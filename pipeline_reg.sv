==> flow/design.v <==
module pipeline_reg #(
    parameter int DATA_W = 32
)(
    input  logic clk,
    input  logic rst_n,
    input  logic in_valid,
    output logic in_ready,
    input  logic [DATA_W-1:0] in_data,
    output logic out_valid,
    input  logic out_ready,
    output logic [DATA_W-1:0] out_data
);
    logic [DATA_W-1:0] data_q;
    logic full;
    logic accept_in;
    logic accept_out;
    always_comb begin
        out_valid = full;
        out_data  = data_q;
        accept_out = out_valid && out_ready;
        in_ready   = !full || accept_out;
        accept_in  = in_valid && in_ready;
    end
    always_ff @(posedge clk or negedge rst_n) begin
        if (!rst_n) begin
            full <= 1'b0;
            data_q <= '0;
        end
        else begin
            unique case({accept_in, accept_out})
                2'b10: begin
                    data_q <= in_data;
                    full <= 1'b1;
                end
                2'b01: begin
                    full <= 1'b0;
                end
                2'b11: begin
                    data_q <= in_data;
                    full <= 1'b1;
                end
                default: begin
                    full <= full;
                end
            endcase
        end
    end
endmodule
## Tool chain data of pipeline_reg

The steps from the RTL of pipeline_reg to its reports follow in flow order.
Lines are those of the file above, counted from 1.
Library cell names are shortened.
Not given: -

- Top module: pipeline_reg
- Clock input: clk
- Cell library: sky130hd
- Timing corner: tt_025C_1v80

## Elaborated design

Yosys after proc, flatten, opt, wreduce and memory -nomap, before mapping. Memory bits, and registers merged into a memory's read port (data or address), are not among the register bits. Print and check cells are not counted. Equal cells are merged and count once.

- Equal/unequal tests: 3
- Multiplexer cells: 1
- Reductions and logical operators: 6

Operator list:

| kind | count |
|---|---|
| 2-bit equality test with constant B | 2 |
| 1-bit logical AND | 2 |
| 2-bit by 1-bit equality test with 1-bit output with constant B | 1 |
| 2-bit nonzero test | 1 |
| 2-bit OR reduction | 1 |
| 1-bit case mux with 2-bit select | 1 |
| 1-bit logical OR | 1 |
| 1-bit logical NOT | 1 |

- Register bits after elaboration: 33
- Input bits: 36
- Output and inout port bits: 34
- Elaborated cells: 12

## Depth

Depth = most cells in a row (Yosys ltp): at word level without a register or memory, in the mapped netlist without a sequential cell, where the memories' decode and read muxes count.

- Depth in word-level cells: 6
- ABC_AREA: 0
- Gate-level depth with buffers: 4
- Gate-level depth less buffers: 3

## Synthesis result

Source: synth_stat.txt of the flow (Yosys; design flattened, memories mapped). It holds for the ABC_AREA given above (unset counts as 0); a run with the other value may have another netlist.

Cells by type:

| type | count | area in all (µm²) |
|---|---|---|
| dfrtp_1 | 33 | 825.792 |
| mux2_4 | 30 | 450.432 |
| buf_12 | 3 | 60.058 |
| mux2_2 | 2 | 22.522 |
| nand2b_4 | 1 | 13.763 |
| nand2_4 | 1 | 11.261 |
| or2b_1 | 1 | 7.507 |

- Cell count: 71
- Chip area (Yosys): 0.0013913 mm²
- Area of sequential cells: 0.0008258 mm²
- Mapped flip-flops: 33
- Buffer cells: 3

## Path before layout

Path of least setup slack by OpenSTA after synthesis, without wires, with an ideal clock, recovery checks aside; 20% of the period is set as input and as output delay. Where synthesis merged equal registers, the netlist keeps one of their names.

- Kind: register to register
- Start point: reg full
- End point: reg data_q[0]
- Clock period: 1.17 ns
- Setup time: 0.125 ns
- Time at the first pin: 0.000 ns
- Arrival: 1.071 ns
- Data required time: 1.045 ns
- Path slack: -0.026 ns
- Path delay: 1.196 ns
- Stages on the path: 5
- Path buffers: 1
- Period reached after synthesis: 1.196 ns

"path delay" is the arrival time less input delay plus setup time.
"stages on the path": output pins that drive a net of the path, with the launching flip-flop's if there is one; two outputs of one cell count as two.
"period reached after synthesis" is the clock period less the worst setup slack; recovery checks do not enter. This is arithmetic on one report: input and output delays are still those of the set period (20% each).
Between the ends stands the longest chain of elaborated cells between them, by number of cells; it is not shown to be the way that was timed. Of several equally long chains one is given.
Each line given opens the expression or statement behind the cell; cells for indexed reads and writes are added by Yosys, which also makes memories of some case tables.
A register here has more assigning lines than the two given.

- Path through: dfrtp_1 -> nand2b_4 -> nand2_4 -> buf_12 -> mux2_4
- Length of the longest elaborated chain: 5
- Elaborated cells between the ends (all ways): 7

RTL lines, path after synthesis:

| element | RTL line | source |
|---|---|---|
| from (decl) | 14 | `logic full;` |
| from (assign) | 26 | `full <= 1'b0;` |
| from (assign) | 43 | `full <= full;` |
| 1-bit logical NOT | 21 | `in_ready   = !full \|\| accept_out;` |
| 1-bit logical OR | 21 |  |
| 1-bit logical AND | 22 | `accept_in  = in_valid && in_ready;` |
| 2-bit equality test | 30 | `unique case({accept_in, accept_out})` |
| 2-bit OR reduction | - |  |
| to (assign) | 32 | `data_q <= in_data;` |
| to (assign) | 39 | `data_q <= in_data;` |
| to (decl) | 13 | `logic [DATA_W-1:0] data_q;` |

Nets of the timed path that keep an RTL name, with a line that drives or declares them; the list need not be complete.

Named nets, after synthesis:

| net | RTL line |
|---|---|
| in_ready | 21 |

## Path in the finished layout

From the final timing report of stored run 1: the path of least setup slack in the routed layout; clock arrival at registers is part of the times.

- Kind: register to register
- Start point: reg full
- End point: reg data_q[31]
- Clock period: 1.07 ns
- Setup time: 0.11 ns
- Time at the first pin: 0.33 ns
- Arrival: 1.54 ns
- Data required time: 1.29 ns
- Path slack: -0.25 ns
- Stages on the path: 6
- Path buffers: 2

Between the ends stands the longest chain of elaborated cells between them, by number of cells; it is not shown to be the way that was timed. Of several equally long chains one is given.
A register here has more assigning lines than the two given.

- Path through: dfrtp_1 -> buf_6 -> nand2b_4 -> nand2_8 -> buf_12 -> mux2_4
- Length of the longest elaborated chain: 5
- Elaborated cells between the ends (all ways): 7

RTL lines, path post-layout:

| element | RTL line | source |
|---|---|---|
| from (decl) | 14 | `logic full;` |
| from (assign) | 26 | `full <= 1'b0;` |
| from (assign) | 43 | `full <= full;` |
| 1-bit logical NOT | 21 | `in_ready   = !full \|\| accept_out;` |
| 1-bit logical OR | 21 |  |
| 1-bit logical AND | 22 | `accept_in  = in_valid && in_ready;` |
| 2-bit equality test | 30 | `unique case({accept_in, accept_out})` |
| 2-bit OR reduction | - |  |
| to (assign) | 32 | `data_q <= in_data;` |
| to (assign) | 39 | `data_q <= in_data;` |
| to (decl) | 13 | `logic [DATA_W-1:0] data_q;` |

==> runs of pipeline_reg <==
Stored flow runs of pipeline_reg (2 of them; Yosys, OpenROAD, sky130hd). They differ in their settings and are not a sequence. Constraints: input delay and output delay 20% of the set period each, output load 0.01 pF.
"period reached": clock period set for the run, less the worst setup slack. It is reckoned from that one timing run; input and output delays stay at 20% of the period that was set.
"critical path time" means the part of the period allowed to the worst setup path (the constraints hold back 20% at inputs and 20% at outputs) less its slack; where the path has registers, the arrival times of their clocks count too.
"power consumption" is the tool's figure for a default switching activity; nothing was simulated.
A setting shown as - is not set for that run.
Among the results, - means that no value is shown for the run.

| setting or result | stored run 1 | stored run 2 |
|---|---|---|
| period_ns | 1.07 | 1.11 |
| CAP_MARGIN | 20 | 20 |
| CORE_MARGIN | 2 | 7 |
| CORE_UTILIZATION | 40 | 69 |
| SLEW_MARGIN | 20 | 20 |
| SETUP_SLACK_MARGIN | - | -0.1 |
| HOLD_SLACK_MARGIN | - | 0.21 |
| CORE_ASPECT_RATIO | - | 1.79 |
| ABC_AREA | - | 0 |
| GPL_TIMING_DRIVEN | - | 0 |
| GPL_ROUTABILITY_DRIVEN | - | 0 |
| MIN_ROUTING_LAYER | - | met2 |
| MAX_ROUTING_LAYER | - | met5 |
| mapped cell area after synthesis (mm²) | 0.0013913 | - |
| die outline area (mm²) | 0.0039658 | - |
| standard-cell area of the final layout (mm²) | 0.0023773 | - |
| utilization after routing (%) | 71.2 | - |
| worst setup slack after layout (ns) | -0.247 | - |
| total negative slack on setup checks (ns) | -7.621 | - |
| power consumption (µW) | 3,467 | - |
| period reached (ns) | 1.317 | - |
| critical path time (ns) | 1.32 | - |
| worst path kind | register to register | - |

Stored run 2: no final report: placement broke off with GPL-0301
